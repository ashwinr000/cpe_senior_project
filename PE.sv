==> flow/design.v <==
`timescale 1ns / 1ps
module PE #(parameter DEP=8) (
    input signed [(DEP-1):0] x_in,
    input signed [(DEP-1):0] w_in,
    input clk,
    input rst_in_left,
    input rst_in_up,
    output logic signed [(DEP-1):0] x_out,
    output logic signed [(DEP-1):0] w_out,
    output logic signed [(DEP-1):0] y_out,
    output logic rst_out_right,
    output logic rst_out_down
    );
    logic signed [(DEP-1):0] y;
    logic rst;
    assign rst = rst_in_up || rst_in_left;
    initial
    begin
        x_out = 0;
        w_out = 0;
        y = 0;
    end
    always @ (posedge clk) 
    begin
        if (rst)
        begin
            y <= 0;
            y_out <= y;
        end
        else begin
            y_out <= 0;
            y <= y + x_in * w_in;
        end
        w_out <= w_in;
        x_out <= x_in;
        rst_out_right <= rst;
        rst_out_down <= rst;
    end
endmodule
Reports on PE
Tool output for the design above, in the order of the flow.
Line numbers count from 1 in the design file above.
Operators: Yosys type, input widths -> output width; for muxes data width and select width s.
Library cell names are shortened.
{"block": "inputs", "design": "PE", "clock_port": "clk", "lib": "sky130hd", "corner": "tt_025C_1v80"}

Word level
Source: Yosys, flattened and elaborated, memories not mapped. Widths are those after wreduce; folded enables and synchronous resets count as part of the registers. Registers that Yosys merges into a memory's read port (data or address) are not register bits. Print and check cells do not count. Equal cells are merged and count once.
{"block": "word_totals", "reg_bits": 33, "in_bits": 19, "word_cells": 8, "output_inout_bits": 26}
{"block": "classes", "n_reduce_logical": 1, "multipliers": 1, "addsub": 1}
{"block": "op_table", "op": "$mul 8x8->8", "count": 1}
{"block": "op_table", "op": "$add 8x8->8", "count": 1}
{"block": "op_table", "op": "$logic_or 1x1->1", "count": 1}

Longest topological paths
Depth = most cells in a row (Yosys ltp): at word level without a register or memory, in the mapped netlist without a sequential cell, where the memories' decode and read muxes count.
{"block": "logic_depth", "word_depth": 2, "ABC_AREA": 1, "depth_mapped": 24}

Mapped cells and area
Source: synth_stat.txt of the flow (Yosys; design flattened, memories mapped). It holds for the ABC_AREA given above (unset counts as 0); a run with the other value may have another netlist.
Totals and module areas in this step are rounded.
{"block": "by_type", "cell_type": "dfxtp_1", "count": 33, "type_area_um2": 660.634}
{"block": "by_type", "cell_type": "fa_1", "count": 18, "type_area_um2": 360.346}
{"block": "by_type", "cell_type": "ha_1", "count": 20, "type_area_um2": 250.24}
{"block": "by_type", "cell_type": "nand2_1", "count": 62, "type_area_um2": 232.723}
{"block": "by_type", "cell_type": "inv_1", "count": 61, "type_area_um2": 228.97}
{"block": "by_type", "cell_type": "nor2_1", "count": 16, "type_area_um2": 60.058}
{"block": "by_type", "cell_type": "nand3_1", "count": 10, "type_area_um2": 50.048}
{"block": "by_type", "cell_type": "nand2_2", "count": 6, "type_area_um2": 37.536}
{"block": "by_type", "cell_type": "xor2_1", "count": 3, "type_area_um2": 26.275}
{"block": "by_type", "cell_type": "buf_6", "count": 2, "type_area_um2": 22.522}
{"block": "by_type", "cell_type": "nand3_2", "count": 2, "type_area_um2": 20.019}
{"block": "by_type", "cell_type": "xnor2_1", "count": 2, "type_area_um2": 17.517}
{"block": "by_type", "cell_type": "nor2_2", "count": 2, "type_area_um2": 12.512}
{"block": "by_type", "cell_type": "inv_2", "count": 3, "type_area_um2": 11.261}
{"block": "by_type", "cell_type": "nand2_4", "count": 1, "type_area_um2": 11.261}
{"block": "by_type", "cell_type": "buf_4", "count": 1, "type_area_um2": 7.507}
{"block": "by_type", "cell_type": "clkinv_1", "count": 2, "type_area_um2": 7.507}
{"block": "by_type", "cell_type": "nand4_1", "count": 1, "type_area_um2": 6.256}
{"block": "by_type", "cell_type": "a21oi_1", "count": 1, "type_area_um2": 5.005}
{"block": "mapped", "stdcells": 246, "ff_cells": 33, "n_buf": 3, "sequential_area_um2": 660.6, "mapped_area_um2": 2028}

Worst setup path after synthesis
Path of least setup slack by OpenSTA after synthesis, without wires, with an ideal clock, recovery checks aside; 20% of the period is set as input and as output delay. Where synthesis merged equal registers, the netlist keeps one of their names.
{"block": "synth_timing", "path_type": "input -> register", "startpoint": "in w_in[0]", "endpoint": "reg y[7]", "tclk_ps": 7990, "arrival_ps": 5071, "t_required_ps": 7876, "path_delay_ps": 3587, "n_path_buf": 1, "setup_time_ps": 114, "setup_slack_ps": 2805, "stages": 21, "synth_period_reached_ps": 5185}
"path_delay_ps" = arrival - input delay + setup time.
"stages" counts driving pins, that of a launching flip-flop among them; a cell with two outputs on the path counts twice.
"synth_period_reached_ps" is the clock period less the worst setup slack; recovery checks do not enter. This is arithmetic on one report: input and output delays are still those of the set period (20% each).
Between the ends stands the longest chain of elaborated cells between them, by number of cells; it is not shown to be the way that was timed. Of several equally long chains one is given.
A line is the first line of the expression or statement that the cell stems from. Yosys adds cells for indexed reads and writes and turns some case tables into memories.
{"block": "synth_between", "cell_sequence": "buf_6 > nand2_1 > fa_1 > inv_1 > fa_1 > inv_1 > fa_1 > inv_1 > fa_1 > ha_1 > ha_1 > a21oi_1 > nand2_1 > nand2_1 > nand2_1 > inv_1 > nand2_1 > nand2_1 > inv_2 > nor2_1 > nor2_2", "elab_chain_len": 2}
{"block": "synth_lines", "element": "start, declared", "line_no": 4, "rtl": "input signed [(DEP-1):0] w_in,"}
{"block": "synth_lines", "element": "$mul 8x8->8", "line_no": 32, "rtl": "y <= y + x_in * w_in;"}
{"block": "synth_lines", "element": "$add 8x8->8", "line_no": 32}
{"block": "synth_lines", "element": "end, assigned", "line_no": 27, "rtl": "y <= 0;"}
{"block": "synth_lines", "element": "end, assigned", "line_no": 32}
{"block": "synth_lines", "element": "end, declared", "line_no": 14, "rtl": "logic signed [(DEP-1):0] y;"}

Path in the finished layout
From the final timing report of job 1: the path of least setup slack in the routed layout; clock arrival at registers is part of the times.
The path's times are printed in steps of 10 ps; the period is the one set.
{"block": "layout_timing", "path_type": "input -> register", "startpoint": "in x_in[1]", "endpoint": "reg y[7]", "t_required_ps": 5430, "stages": 21, "setup_slack_ps": 600, "setup_time_ps": 100, "arrival_ps": 4840, "tclk_ps": 5250, "n_path_buf": 2}
Between the ends stands the longest chain of elaborated cells between them, by number of cells; it is not shown to be the way that was timed. Of several equally long chains one is given.
{"block": "layout_between", "cell_sequence": "clkdlybuf4s50_1 > buf_4 > nand2_1 > inv_1 > fa_1 > fa_1 > ha_1 > fa_1 > ha_4 > ha_1 > nand3_2 > nand2_1 > nand2_1 > nand2_2 > inv_1 > nand2_1 > nand2_1 > inv_2 > nand2_1 > nand2_1 > nor2_2", "elab_chain_len": 2}
{"block": "layout_lines", "element": "start, declared", "line_no": 3, "rtl": "input signed [(DEP-1):0] x_in,"}
{"block": "layout_lines", "element": "$mul 8x8->8", "line_no": 32, "rtl": "y <= y + x_in * w_in;"}
{"block": "layout_lines", "element": "$add 8x8->8", "line_no": 32}
{"block": "layout_lines", "element": "end, assigned", "line_no": 27, "rtl": "y <= 0;"}
{"block": "layout_lines", "element": "end, assigned", "line_no": 32}
{"block": "layout_lines", "element": "end, declared", "line_no": 14, "rtl": "logic signed [(DEP-1):0] y;"}

Design PE on sky130hd. What follows are 2 stored runs of the flow, each under its own settings; their order means nothing. The constraints put input and output delay at 20% of the set period each and load the outputs with 0.01 pF.
By "achievedPeriod_ps" is meant the clock period of the run minus its worst setup slack. This is arithmetic on one report: input and output delays are still those of the set period (20% each).
"worst_setup_path_time_ps" is the time allowed to the run's worst setup path (the clock period less input and output delay, where it has them) less its slack. Clock arrival times count: a late capture clock shortens it, a late launch clock lengthens it.
"total_power_mw": no workload was simulated; the value follows from the tool's default switching activity.
"worst_setup_path_time_ps" is known to 10 ps.
Measured values are rounded.

{"run": "job 1", "settings": { "period_ns": 5.25, "CORE_UTILIZATION": 33, "SETUP_SLACK_MARGIN": 0.4, "PLACE_DENSITY_LB_ADDON": 0.13, "HOLD_SLACK_MARGIN": 0.04, "CELL_PAD_IN_SITES_DETAIL_PLACEMENT": 1, "ABC_AREA": 1, "GPL_ROUTABILITY_DRIVEN": 0, "CAP_MARGIN": 20, "MIN_ROUTING_LAYER": "met1", "CORE_MARGIN": 2, "SLEW_MARGIN": 20 }, "results": { "die_um2": 6789, "post_route_util_pct": 46.9, "tns_setup_ps": 0, "total_power_mw": 1.073, "achievedPeriod_ps": 4653, "cell_area_final_um2": 2776, "worst_setup_path_time_ps": 3600, "worstPathKind": "input -> register", "worst_hold_slack_ps": 441, "fin_ws_ps": 597, "yosys.chip_area_um2": 2028 }}
{"run": "job 2", "settings": { "period_ns": 5.16, "SETUP_SLACK_MARGIN": 0.64, "CAP_MARGIN": 20, "CORE_MARGIN": 2, "CORE_UTILIZATION": 40, "SLEW_MARGIN": 20 }, "results": { "die_um2": 5147, "post_route_util_pct": 58.7, "tns_setup_ps": 0, "total_power_mw": 1.129, "achievedPeriod_ps": 4375, "cell_area_final_um2": 2572, "worst_setup_path_time_ps": 3340, "worstPathKind": "input -> register", "worst_hold_slack_ps": 483, "fin_ws_ps": 785, "yosys.chip_area_um2": 1836 }}
